==> flow/design.v <==
module Count(clk, rst, count); 
    input clk; 
    input rst; 
    output reg [2:0] count;
    reg [2:0] seven_counter;
    reg [1:0] three_counter;
    parameter s_idle = 0, s_count = 1; 
    reg [1:0] state, state_next;
    reg isDone; 
    always @(posedge clk) begin
        state = state_next;
    end
    always @(posedge clk) begin
        case (state)
            s_idle: begin
                if (rst == 1) begin 
                    state_next <= s_idle; 
                end else if (rst == 0 && isDone == 0) begin
                    state_next <= s_count; 
                    seven_counter <= 0; 
                    three_counter <= 0;  
                end else begin
                    state_next <= s_idle;
                end
            end
        s_count: begin 
            if (rst == 1) begin 
                state_next <= s_idle; 
            end else if (rst == 0) begin
                count = seven_counter; 
                if (three_counter < 3) begin 
                    if (seven_counter < 7) begin 
                        seven_counter <= seven_counter + 1;
                        state_next <= s_count;
                    end else begin
                        seven_counter <= 0; 
                        three_counter <= three_counter + 1;
                        state_next <= s_count;
                    end
                end else begin 
                    count <= 7; 
                    state_next <= s_idle; 
                    isDone <= 1; 
                end
            end
        end
        default begin 
            state_next <= s_idle; 
            isDone <= 0; 
        end
        endcase 
    end 
endmodule
# Step by step through the tools: Count
# The steps from the RTL of Count to its reports follow in flow order.
# Line numbers count from 1 in the design file above.
# Cell names lack the library's common part.
# The mark - stands for no value.
[design]
top = "Count"
clk_port = "clk"
cell_library = "sky130hd"
lib_corner = "tt_025C_1v80"

# Elaborated design
# Yosys after proc, flatten, opt, wreduce and memory -nomap, before mapping. Memory bits, and registers merged into a memory's read port (data or address), are not among the register bits. Print and check cells are not counted. Equal cells are merged and count once.
[word_totals]
ff_bits = 13
wordCells = 47
output_inout_bits = 3
input_bits = 2
[classes]
add_sub_neg = 2
muxes = 20
eq_ne = 7
n_reduce_logical = 7
compare = 2
bitwise = 3
[ops]
columns = ["cell", "n"]
rows = [
  ["3-bit 2-to-1 mux", 5],
  ["2-bit != test with constant B", 6],
  ["2-bit 2-to-1 mux", 5],
  ["2-bit case mux with 2-bit select", 2],
  ["6-bit AND reduction", 1],
  ["3-bit case mux with 2-bit select", 1],
  ["1-bit 2-to-1 mux", 6],
  ["5-bit AND reduction", 1],
  ["1-bit NOT", 3],
  ["3-bit by 1-bit adder with 3-bit output with constant B", 1],
  ["3-bit less-than comparator with constant B", 1],
  ["3-bit AND reduction", 1],
  ["2-bit by 1-bit adder with 2-bit output with constant B", 1],
  ["2-bit by 1-bit equality test with 1-bit output with constant B", 1],
  ["2-bit less-than comparator with constant B", 1],
  ["2-bit zero test", 1],
  ["2-bit AND reduction", 1],
  ["2-bit nonzero test", 1],
  ["1-bit case mux with 2-bit select", 1],
  ["1-bit logical AND", 1],
]

# Longest topological paths
# Yosys ltp: most cells in a row. Word level: on the elaborated netlist, between registers, memories and ports. Mapped: between sequential cells and ports; inverters and the memories' decode and read muxes count.
[depth]
ltp_word = 5
abc_area = 1
mapped_depth = 4
mapped_depth_nobuf = 4

# Mapped cells and area
# Yosys stat after the flow's synthesis: flattened, memories mapped to cells. It holds for the ABC_AREA given above (unset counts as 0); a run with the other value may have another netlist.
# The area totals of this step are shown rounded.
[synth_totals]
yosys_area_um2 = 460
mapped_cells = 39
seq_area_um2 = 310
ff_cells = 11
n_buf = 0
[by_type]
columns = ["cell_type", "n", "area_total_um2"]
rows = [
  ["edfxtp_1", 9, 270.259],
  ["dfxtp_1", 2, 40.038],
  ["inv_1", 8, 30.029],
  ["ha_1", 2, 25.024],
  ["nor2_1", 5, 18.768],
  ["or2_2", 3, 18.768],
  ["nand2_1", 4, 15.014],
  ["nand3_2", 1, 10.01],
  ["xnor2_1", 1, 8.758],
  ["nand2_2", 1, 6.256],
  ["nor2_2", 1, 6.256],
  ["nand3_1", 1, 5.005],
  ["inv_2", 1, 3.754],
]

# Worst setup path after synthesis
# OpenSTA on the mapped netlist: ideal clock, no wires. The path of least setup slack (recovery checks aside). Input and output delay are each 20% of the period. Register names are those of the netlist, which keeps one name where synthesis merged equal registers.
[synth_timing]
path_kind = "flip-flop to flip-flop"
start = "register three_counter[0]"
end = "register three_counter[0]"
driving_pins = 5
setup_slack_ns = 0.397
launch_ns = 0.000
t_arrival_ns = 0.902
setup_ns = 0.301
delay_ns = 1.203
n_path_buf = 0
t_required_ns = 1.299
tclk_ns = 1.6
synth_period_reached_ns = 1.203
# "delay_ns" is the arrival time less input delay plus setup time.
# "driving_pins": output pins that drive a net of the path, with the launching flip-flop's if there is one; two outputs of one cell count as two.
# "synth_period_reached_ns" = period - worst setup slack (recovery checks aside). The figure is calculated, with input and output delays left at 20% of the set period.
# Between the ends stands the longest chain of elaborated cells between them, by number of cells; it is not shown to be the way that was timed. Of several equally long chains one is given.
# Each line given opens the expression or statement behind the cell; cells for indexed reads and writes are added by Yosys, which also makes memories of some case tables.
# Only ways into the end's enable, where the timed path ends, are counted here.
[synth_via]
path_cell_list = "edfxtp_1 -> ha_1 -> nand2_1 -> nand3_2 -> nor2_2"
elab_chain_len = 3
cells_between = 3
lines_between = 1
cone_classes = "compare (1); eq/ne (1); reduce/logical (1)"
[synth_rtl]
columns = ["element", "line", "text"]
rows = [
  ["start, declared", 6, "reg [1:0] three_counter;"],
  ["start, assigned", 21, "three_counter <= 0;"],
  ["start, assigned", 37, "three_counter <= three_counter + 1;"],
  ["2-bit less-than comparator", 31, "if (three_counter < 3) begin"],
  ["2-bit != test", "-", ""],
  ["6-bit AND reduction", "-", ""],
  ["end, assigned", 21, ""],
  ["end, assigned", 37, ""],
  ["end, declared", 6, ""],
]

# Top module Count; platform sky130hd; tools Yosys and OpenROAD; 2 stored runs in no particular order. Input and output delays are each 20% of the period that was set; the output load is 0.01 pF.

[[run]]
name = "entry A"
[run.settings]
period_ns = 0.885
CORE_UTILIZATION = 47
SETUP_SLACK_MARGIN = 0.19
PLACE_DENSITY_LB_ADDON = 0.24
CELL_PAD_IN_SITES_DETAIL_PLACEMENT = 2
TNS_END_PERCENT = 95
ABC_AREA = 1
GPL_ROUTABILITY_DRIVEN = 1
MAX_ROUTING_LAYER = "met5"
CAP_MARGIN = 20
CORE_MARGIN = 2
SLEW_MARGIN = 20
[run.results]
outcome = "did not finish, placement stopped with DPL-0033"

[[run]]
name = "entry B"
[run.settings]
period_ns = 1.69
CORE_UTILIZATION = 56
ABC_AREA = 0
GPL_ROUTABILITY_DRIVEN = 0
CTS_CLUSTER_SIZE = 34
CAP_MARGIN = 5
MIN_ROUTING_LAYER = "met2"
CORE_MARGIN = 2
SLEW_MARGIN = 20
[run.results]
outcome = "did not finish, floorplanning stopped with PDN-0185"
